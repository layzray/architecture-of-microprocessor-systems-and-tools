==> flow/design.v <==
module Interrupt_Controller(
    input CLK,
    input arstn_i,
    input [31:0] mie,
    input [31:0] int_req,
    input INT_RST,
    output [31:0] mcause,
    output logic [31:0] int_fin,
    output logic INT_o
    );
    logic [4:0] count;
    logic buffer;
    logic interrupt;
    assign mcause = { 27'h4000000, count };
    assign interrupt = mie[count] & int_req[count];
    always_ff @( posedge CLK ) begin
        if ( !arstn_i ) begin
            count <= 5'd0;
            buffer <= 1'd0;
            int_fin <= 32'd0;  
            INT_o <= 1'b0;
        end else
        if ( INT_RST ) begin
            int_fin[count] <= interrupt & INT_RST;
            count <= 5'd0;
            buffer <= 1'd0;
        end else begin  
            if ( !interrupt ) 
                count <= count + 1'b1;
            else begin     
                INT_o <= buffer ^ interrupt;
                buffer <= interrupt;
            end
        end
    end
endmodule
# Reports on Interrupt_Controller
# What the tools print for Interrupt_Controller, step after step.
# Line numbers count from 1 in the design file above.
# Library cell names are shortened.
inputs:
  top: "Interrupt_Controller"
  clock: "CLK"
  cell_library: "sky130hd"
  pvt_corner: "tt_025C_1v80"

# After elaboration
# Source: Yosys, flattened and elaborated, memories not mapped. Widths are those after wreduce. Registers that Yosys merges into a memory's read port (data or address) are not register bits. Print and check cells do not count. Equal cells are merged and count once.
bits:
  elab_cells: 20
  reg_bits: 39
  out_inout_bits: 65
op_classes:
  bitwise: 8
  n_reduce_logical: 2
  shift: 4
  n_addsub: 2
ops:
  columns: ["op", "n"]
  rows:
  - ["variable part select 32 x 5 -> 1 bit", 2]
  - ["variable shift 1 x 6 -> 32 bit", 1]
  - ["variable shift 1 x 6 -> 32 bit with constant A", 1]
  - ["bitwise AND 32 bit", 1]
  - ["bitwise OR 32 bit", 1]
  - ["NOT 32 bit", 1]
  - ["negator 5 -> 6 bit", 1]
  - ["adder 5 x 1 -> 5 bit with constant B", 1]
  - ["bitwise AND 1 bit", 2]
  - ["NOT 1 bit", 2]
  - ["AND reduction 2 bit", 1]
  - ["OR reduction 2 bit", 1]
  - ["bitwise XOR 1 bit", 1]

# Depth
# Yosys ltp: most cells in a row. Word level: on the elaborated netlist, between registers, memories and ports. Mapped: between sequential cells and ports; inverters and the memories' decode and read muxes count.
depth:
  ltp_word: 5
  ABC_AREA: 0
  mapped_depth: 10

# Synthesis result
# Yosys stat after the flow's synthesis: flattened, memories mapped to cells. It holds for the ABC_AREA given above (unset counts as 0); a run with the other value may have another netlist.
# Totals and module areas in this step are rounded.
mapped:
  n_buf: 46
  area_mm2: 0.0026
  ff_cells: 39
  cells: 310
by_type:
  columns: ["type", "n", "type_area_um2"]
  rows:
  - ["dfxtp_1", 39, 780.749]
  - ["o211ai_1", 38, 285.274]
  - ["buf_4", 30, 225.216]
  - ["nand2_1", 43, 161.405]
  - ["o31ai_1", 19, 142.637]
  - ["o31ai_2", 9, 112.608]
  - ["ha_1", 5, 62.56]
  - ["buf_6", 5, 56.304]
  - ["or3_1", 9, 56.304]
  - ["nor3_1", 9, 45.043]
  - ["o21ai_0", 9, 45.043]
  - ["a21oi_1", 8, 40.038]
  - ["nand4b_1", 4, 35.034]
  - ["nand3_1", 6, 30.029]
  - ["nand3b_1", 4, 30.029]
  - ["nor2_1", 8, 30.029]
  - ["o21ai_1", 6, 30.029]
  - ["o221ai_2", 2, 30.029]
# Other cell types: 30; their cells: 57.

# Timing after synthesis
# Path of least setup slack by OpenSTA after synthesis, without wires, with an ideal clock, recovery checks aside; 20% of the period is set as input and as output delay. Where synthesis merged equal registers, the netlist keeps one of their names.
synth_path:
  path_kind: "flip-flop to flip-flop"
  start: "register count[0]"
  end: "register int_fin[30]"
  launch_ns: 0.000
  driving_pins: 11
  required_time_ns: 2.583
  t_arrival_ns: 2.253
  clock_period_ns: 2.67
  setup_ns: 0.087
  path_slack_ns: 0.330
  path_delay_ns: 2.340
  n_path_buf: 2
  synth_period_reached_ns: 2.34
# "path_delay_ns" is the arrival time less input delay plus setup time.
# "driving_pins" counts driving pins, that of a launching flip-flop among them; a cell with two outputs on the path counts twice.
# "synth_period_reached_ns" is the clock period less the worst setup slack; recovery checks do not enter. This is arithmetic on one report: input and output delays are still those of the set period (20% each).
# Between the ends stands the longest chain of elaborated cells between them, by number of cells; it is not shown to be the way that was timed. Of several equally long chains one is given.
# A line is the first line of the expression or statement that the cell stems from. Yosys adds cells for indexed reads and writes and turns some case tables into memories.
# A register here has more assigning lines than the two given.
synth_via:
  cell_sequence: "dfxtp_1 -> buf_4 -> inv_1 -> ha_1 -> and2b_1 -> xnor2_1 -> nor3_1 -> o21ai_1 -> clkbuf_1 -> o211ai_1 -> o31ai_1"
  elab_chain_len: 5
  cells_between: 10
  cone_lines: 2
  cone_classes: "add/sub: 1; shift: 4; logic: 5"
synth_rtl:
  columns: ["element", "line_no", "source"]
  rows:
  - ["start: declaration", 11, "logic [4:0] count;"]
  - ["start: assignment", 18, "count <= 5'd0;"]
  - ["start: assignment", 29, "count <= count + 1'b1;"]
  - ["negator 5 -> 6 bit", 24, "int_fin[count] <= interrupt & INT_RST;"]
  - ["variable shift 1 x 6 -> 32 bit", 24, null]
  - ["NOT 32 bit", 24, null]
  - ["bitwise AND 32 bit", 24, null]
  - ["bitwise OR 32 bit", 24, null]
  - ["end: assignment", 20, "int_fin <= 32'd0;"]
  - ["end: assignment", 24, null]
  - ["end: declaration", 8, "output logic [31:0] int_fin,"]

# Timing after layout
# From the final timing report of entry B: the path of least setup slack in the routed layout; clock arrival at registers is part of the times.
layout_path:
  path_kind: "flip-flop to flip-flop"
  start: "register count[0]"
  end: "register int_fin[17]"
  path_slack_ns: -0.25
  t_arrival_ns: 2.29
  driving_pins: 9
  n_path_buf: 2
  clock_period_ns: 1.85
  launch_ns: 0.28
  setup_ns: 0.09
  required_time_ns: 2.04
# Between the ends stands the longest chain of elaborated cells between them, by number of cells; it is not shown to be the way that was timed. Of several equally long chains one is given.
# A register here has more assigning lines than the two given.
layout_via:
  cell_sequence: "dfxtp_4 -> buf_6 -> nand3b_1 -> a31oi_1 -> nand4_1 -> o221ai_4 -> nand2_4 -> clkbuf_16 -> o31ai_2"
  elab_chain_len: 5
  cells_between: 10
  cone_lines: 2
  cone_classes: "add/sub: 1; shift: 4; logic: 5"
layout_rtl:
  columns: ["element", "line_no", "source"]
  rows:
  - ["start: declaration", 11, "logic [4:0] count;"]
  - ["start: assignment", 18, "count <= 5'd0;"]
  - ["start: assignment", 29, "count <= count + 1'b1;"]
  - ["negator 5 -> 6 bit", 24, "int_fin[count] <= interrupt & INT_RST;"]
  - ["variable shift 1 x 6 -> 32 bit", 24, null]
  - ["NOT 32 bit", 24, null]
  - ["bitwise AND 32 bit", 24, null]
  - ["bitwise OR 32 bit", 24, null]
  - ["end: assignment", 20, "int_fin <= 32'd0;"]
  - ["end: assignment", 24, null]
  - ["end: declaration", 8, "output logic [31:0] int_fin,"]

Memo
Re: implementation data of Interrupt_Controller

Below are 2 stored runs of the flow (Yosys, OpenROAD; platform sky130hd) on Interrupt_Controller, each with its settings and what was measured, unordered. Constraints: input delay and output delay 20% of the set period each, output load 0.01 pF.
By "period_reached_ns" is meant the clock period of the run minus its worst setup slack. This is arithmetic on one report: input and output delays are still those of the set period (20% each).
"critical_path_time_ns": the worst setup path's part of the clock period (all of it between registers, 20% less for each end at a port) less its slack. A launch clock that arrives late makes it longer, a capture clock that arrives late makes it shorter.
"power_total_uw": no workload was simulated; the value follows from the tool's default switching activity.
Measured values are rounded.

--- entry A ---
==> flow/run.sh <==
#!/bin/bash
# the make line also repeats the synthesis and layout settings of config.mk as NAME=value (left out here)
make -C /OpenROAD-flow-scripts/flow DESIGN_CONFIG=/design/flow/config.mk WORK_HOME=/design/flow/orfs CLKGATE_MAP_FILE= finish
==> flow/config.mk <==
export PLATFORM = sky130hd
export DESIGN_NAME = Interrupt_Controller
export DESIGN_NICKNAME = Interrupt_Controller
export VERILOG_FILES = /design/flow/design.v
export SDC_FILE = /design/flow/constraint.sdc
export NUM_CORES = 4
export LEC_CHECK = 0
export ABC_AREA = 0
export CAP_MARGIN = 5
export CELL_PAD_IN_SITES_GLOBAL_PLACEMENT = 3
export CORE_MARGIN = 2
export CORE_UTILIZATION = 72
export CTS_CLUSTER_SIZE = 47
export GPL_ROUTABILITY_DRIVEN = 0
export GPL_TIMING_DRIVEN = 1
export MAX_ROUTING_LAYER = met4
export PLACE_DENSITY = 0.83
export SETUP_SLACK_MARGIN = 0.54
export SLEW_MARGIN = 40
==> flow/constraint.sdc <==
create_clock -name core_clock -period 2.9 [get_ports {CLK}]
set_input_delay 0.5800 -clock core_clock [delete_from_list [all_inputs] [get_ports {CLK}]]
set_output_delay 0.5800 -clock core_clock [all_outputs]
set_load 0.01 [all_outputs]

==> results, as YAML <==
outcome: "did not finish, placement stopped with GPL-0301"

--- entry B ---
==> flow/run.sh <==
#!/bin/bash
# the make line also repeats the synthesis and layout settings of config.mk as NAME=value (left out here)
make -C /OpenROAD-flow-scripts/flow DESIGN_CONFIG=/design/flow/config.mk WORK_HOME=/design/flow/orfs CLKGATE_MAP_FILE= finish
==> flow/config.mk <==
export PLATFORM = sky130hd
export DESIGN_NAME = Interrupt_Controller
export DESIGN_NICKNAME = Interrupt_Controller
export VERILOG_FILES = /design/flow/design.v
export SDC_FILE = /design/flow/constraint.sdc
export NUM_CORES = 4
export LEC_CHECK = 0
export CAP_MARGIN = 0
export CELL_PAD_IN_SITES_GLOBAL_PLACEMENT = 0
export CORE_MARGIN = 9
export CORE_UTILIZATION = 15
export CTS_CLUSTER_DIAMETER = 31
export GPL_ROUTABILITY_DRIVEN = 0
export GPL_TIMING_DRIVEN = 0
export HOLD_SLACK_MARGIN = 0.02
export MAX_ROUTING_LAYER = met5
export MIN_ROUTING_LAYER = met2
export PLACE_DENSITY_LB_ADDON = 0.22
export SETUP_SLACK_MARGIN = 0.28
export SLEW_MARGIN = 20
==> flow/constraint.sdc <==
create_clock -name core_clock -period 1.85 [get_ports {CLK}]
set_input_delay 0.3700 -clock core_clock [delete_from_list [all_inputs] [get_ports {CLK}]]
set_output_delay 0.3700 -clock core_clock [all_outputs]
set_load 0.01 [all_outputs]

==> results, as YAML <==
results:
  power_total_uw: 2490
  finish.utilization_pct: 30.2
  hold_ws_ns: 0.455
  final_stdcell_area_mm2: 0.00506
  yosys.chip_area_mm2: 0.0026
  setup_worst_slack_ns: -0.246
  final_die_area_mm2: 0.0224
  critical_path_time_ns: 2.10
  worst_path_kind: "flip-flop to flip-flop"
  period_reached_ns: 2.096
  timing.setup.tns_ns: -6.42
