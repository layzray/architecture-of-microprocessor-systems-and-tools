==> flow/design.v <==
module Control_Status_Registers (
    input CLK,
    input arstn_i,
    input [ 31 : 0 ] PC,
    input [2:0]  OP,
    input [11:0] A,
    input [31:0] WD,
    input [31:0] mcause,
    output [31:0] mie,
    output [31:0] mtvec,
    output [31:0] mepc,
    output logic [31:0] RD
    );
    logic [31:0] CSRop;
    logic mie_en;
    logic mtvec_en;
    logic mepc_en;
    logic mscratch_en;
    logic mcause_en;
    logic [31:0] mie_reg;
    logic [31:0] mtvec_reg;
    logic [31:0] mepc_reg;
    logic [31:0] mscratch_reg;
    logic [31:0] mcause_reg;
    assign mie = mie_reg;
    assign mtvec = mtvec_reg;
    assign mepc = mepc_reg;
    always_comb begin
        case ( A )
            12'h304: RD <= mie_reg;
            12'h305: RD <= mtvec_reg;
            12'h340: RD <= mscratch_reg;
            12'h341: RD <= mepc_reg;
            12'h342: RD <= mcause_reg;
            default: RD <= 32'd0;
        endcase
        case ( OP[1:0] )
            2'd0: CSRop <= 32'd0;
            2'd1: CSRop <= WD;
            2'd2: CSRop <= WD | RD;
            2'd3: CSRop <= ~WD & RD;
        endcase
        mie_en <= 1'b0;
        mtvec_en <= 1'b0;
        mscratch_en <= 1'b0;
        mepc_en <= 1'b0;
        mcause_en <= 1'b0;
        case ( A )
                12'h304: mie_en <= OP[1] | OP[0];
                12'h305: mtvec_en <= OP[1] | OP[0];
                12'h340: mscratch_en <= OP[1] | OP[0];
                12'h341: mepc_en <= OP[1] | OP[0];
                12'h342: mcause_en <= OP[1] | OP[0];
            endcase
       if (OP[2]) begin
            mepc_en <= 1;
            mcause_en <= 1;
       end
    end
    always_ff @( posedge CLK ) begin
        if ( !arstn_i ) begin
            mie_reg <= 32'd0;
            mtvec_reg <= 32'd0;
            mepc_reg <= 32'd0;
            mscratch_reg <= 32'd0;
            mcause_reg <= 32'd0;
        end else begin
            if ( mie_en ) begin
                mie_reg <= CSRop;
            end
            if ( mtvec_en ) begin
                mtvec_reg <= CSRop;
            end
            if ( mscratch_en ) begin
                mscratch_reg <= CSRop;
            end
            if ( mepc_en ) begin
                if ( OP[2] )
                    mepc_reg <= PC;
                else
                    mepc_reg <= CSRop;
            end
            if ( mcause_en ) begin
                if ( OP[2] )
                    mcause_reg <= mcause;
                else
                    mcause_reg <= CSRop;
            end
        end                    
    end   
endmodule
## Reports on Control_Status_Registers

Tool output for the design above, in the order of the flow.
Lines are those of the file above, counted from 1.
Operators: Yosys type, input widths -> output width; for muxes data width and select width s.
Library cell names are shortened.
Not given: n/a

| design | value |
|---|---|
| design top | Control_Status_Registers |
| clock port | CLK |
| standard-cell library | sky130hd |
| timing corner | tt_025C_1v80 |

## Word level

Counts by Yosys on the flattened word-level netlist (proc, flatten, opt, wreduce; memories kept). Register bits leave out memories and registers merged into their read ports (data or address). Print and check cells are left out. Cells with the same type and inputs are merged into one.

| operators by class | value |
|---|---|
| equal/unequal tests | 8 |
| bitwise gates (word level) | 4 |
| mux-type cells | 11 |
| reductions and logical operators | 1 |

Operators with widths:

| kind | count |
|---|---|
| $pmux 32 s5 | 1 |
| $pmux 32 s4 | 1 |
| $mux 32 | 2 |
| $eq 12x10->1 const B | 5 |
| $and 32x32->32 | 1 |
| $or 32x32->32 | 1 |
| $not 32->32 | 1 |
| $mux 1 | 7 |
| $eq 2x2->1 const B | 2 |
| $eq 2x1->1 const B | 1 |
| $logic_not 2->1 | 1 |
| $or 1x1->1 | 1 |

| word-level totals | value |
|---|---|
| bits of input ports | 113 |
| output and inout port bits | 128 |
| elaborated cells | 29 |
| register bits | 160 |

## Longest topological paths

Longest topological path by Yosys (ltp), each cell counted once; first at word level (registers and memories cut), then after technology mapping (sequential cells cut; the memories' decode and read muxes count).

| depth | value |
|---|---|
| depth after elaboration | 5 |
| ABC_AREA | 0 |
| mapped depth | 10 |
| mapped depth without buffers | 6 |

## Synthesis result

Source: synth_stat.txt of the flow (Yosys; design flattened, memories mapped). It holds for the ABC_AREA given above (unset counts as 0); a run with the other value may have another netlist.

| synthesis totals | value |
|---|---|
| cell area after synthesis | 9525.4 sq um |
| buffers | 120 |
| sequential area | 3203.1 sq um |
| flip-flops | 160 |
| cells in the netlist | 1128 |

Cells by type:

| type | count | area in all (sq um) |
|---|---|---|
| dfxtp_1 | 160 | 3.2E+03 |
| nand2_1 | 140 | 525.504 |
| a21oi_1 | 91 | 455.437 |
| clkbuf_1 | 76 | 285.274 |
| xor2_1 | 31 | 271.51 |
| o21ai_0 | 54 | 270.259 |
| nor2_1 | 69 | 258.998 |
| a22oi_1 | 31 | 232.723 |
| o221a_2 | 20 | 225.216 |
| o22ai_2 | 15 | 187.68 |
| a31oi_1 | 29 | 181.424 |
| nor4b_2 | 12 | 180.173 |
| o211a_1 | 18 | 180.173 |
| nand2b_1 | 28 | 175.168 |
| a221oi_1 | 18 | 157.651 |
| nand3b_1 | 21 | 157.651 |
| mux2i_1 | 15 | 150.144 |
| a2111oi_0 | 16 | 140.134 |

Not listed: further types 46, cells in them 284.

## Timing after synthesis

Path of least setup slack by OpenSTA after synthesis, without wires, with an ideal clock, recovery checks aside; 20% of the period is set as input and as output delay. Where synthesis merged equal registers, the netlist keeps one of their names.

| path post-synthesis | value |
|---|---|
| path type | input to output |
| from | input A[10] |
| to | output RD[11] |
| slack | 0.067 ns |
| buffers on the path | 3 |
| output delay | 0.570 ns |
| data required time | 2.280 ns |
| data arrival time | 2.213 ns |
| path delay | 1.643 ns |
| driving pins on the path | 7 |
| clock period | 2.85 ns |
| synthesis period reached | 2.783 ns |

"path delay" = arrival - input delay + setup time.
A path that ends at an output port has no setup time.
"driving pins on the path" counts driving pins, that of a launching flip-flop among them; a cell with two outputs on the path counts twice.
"synthesis period reached" is the clock period less the worst setup slack; recovery checks do not enter. This is arithmetic on one report: input and output delays are still those of the set period (20% each).
Between the ends stands the longest chain of elaborated cells between them, by number of cells; it is not shown to be the way that was timed. Of several equally long chains one is given.
A line is the first line of the expression or statement that the cell stems from. Yosys adds cells for indexed reads and writes and turns some case tables into memories.

| on the way, post-synthesis | value |
|---|---|
| path through | nand4bb_1 buf_2 or2_2 clkbuf_1 nor3_2 clkbuf_1 a211o_1 |
| length of the longest elaborated chain | 2 |

Ends and longest elaborated chain, post-synthesis:

| what | line | text |
|---|---|---|
| start: declaration | 6 | `input [11:0] A,` |
| $eq 12x10->1 | 29 | `case ( A )` |
| $pmux 32 s5 | 29 |  |
| end: declaration | 12 | `output logic [31:0] RD` |

## Worst path after layout

Path of least setup slack in the final report of flow run A (OpenROAD, finished layout, wires in). Where an end is a register, its clock arrival counts in the times.

| path post-layout | value |
|---|---|
| path type | input to output |
| from | input A[4] |
| to | output RD[29] |
| buffers on the path | 6 |
| slack | 0.11 ns |
| data arrival time | 2.44 ns |
| data required time | 2.55 ns |
| driving pins on the path | 10 |
| output delay | 0.64 ns |
| clock period | 3.19 ns |

Between the ends stands the longest chain of elaborated cells between them, by number of cells; it is not shown to be the way that was timed. Of several equally long chains one is given.

| on the way, post-layout | value |
|---|---|
| path through | buf_6 or4_4 buf_12 nor2_4 buf_12 buf_12 buf_16 a221oi_4 o22ai_2 buf_2 |
| length of the longest elaborated chain | 2 |

Ends and longest elaborated chain, post-layout:

| what | line | text |
|---|---|---|
| start: declaration | 6 | `input [11:0] A,` |
| $eq 12x10->1 | 29 | `case ( A )` |
| $pmux 32 s5 | 29 |  |
| end: declaration | 12 | `output logic [31:0] RD` |

Add stored flow runs of Control_Status_Registers

Settings and measured results of 2 stored flow runs for module Control_Status_Registers (sky130hd), not sorted in any way. The constraints put input and output delay at 20% of the set period each and load the outputs with 0.01 pF.
"clock period achieved" is the run's clock period less its worst setup slack. It is reckoned from that one timing run; input and output delays stay at 20% of the period that was set.
"allowed time less slack (worst setup path)" is the time allowed to the run's worst setup path (the clock period less input and output delay, where it has them) less its slack. Clock arrival times count: a late capture clock shortens it, a late launch clock lengthens it.
"total design power": no workload was simulated; the value follows from the tool's default switching activity.
A setting shown as - is not set for that run.

| run name | period_ns | CORE_UTILIZATION | SETUP_SLACK_MARGIN | PLACE_DENSITY | HOLD_SLACK_MARGIN | CELL_PAD_IN_SITES_GLOBAL_PLACEMENT | TNS_END_PERCENT | GPL_ROUTABILITY_DRIVEN | CTS_CLUSTER_DIAMETER | CAP_MARGIN | CORE_MARGIN | SLEW_MARGIN | PLACE_DENSITY_LB_ADDON | GPL_TIMING_DRIVEN | CTS_CLUSTER_SIZE | allowed time less slack (worst setup path) (ns) | critical path kind | smallest hold slack (ns) | setup slack of the worst path (ns) | area of the synthesized netlist (sq um) | clock period achieved (ns) | final design utilization (%) | area of the die (sq um) | standard-cell area of the final layout (sq um) | setup TNS (ns) | total design power (mW) |
|---|---|---|---|---|---|---|---|---|---|---|---|---|---|---|---|---|---|---|---|---|---|---|---|---|---|---|
| flow run A | 3.19 | 34 | 0.87 | 0.86 | -0.02 | 3 | 45 | 0 | 253 | 20 | 2 | 20 | - | - | - | 1.80 | input to output | 0.493 | 0.112 | 9525.4 | 3.078 | 58.6 | 29371.1 | 16223.1 | 0.000 | 5.255 |
| flow run B | 3.7 | 46 | 1.02 | - | -0.03 | 0 | 30 | 1 | 385 | 20 | 2 | 10 | 0.18 | 0 | 11 | 1.88 | input to output | 0.478 | 0.335 | 9525.4 | 3.365 | 69.9 | 21874.4 | 14197.4 | 0.000 | 4.514 |
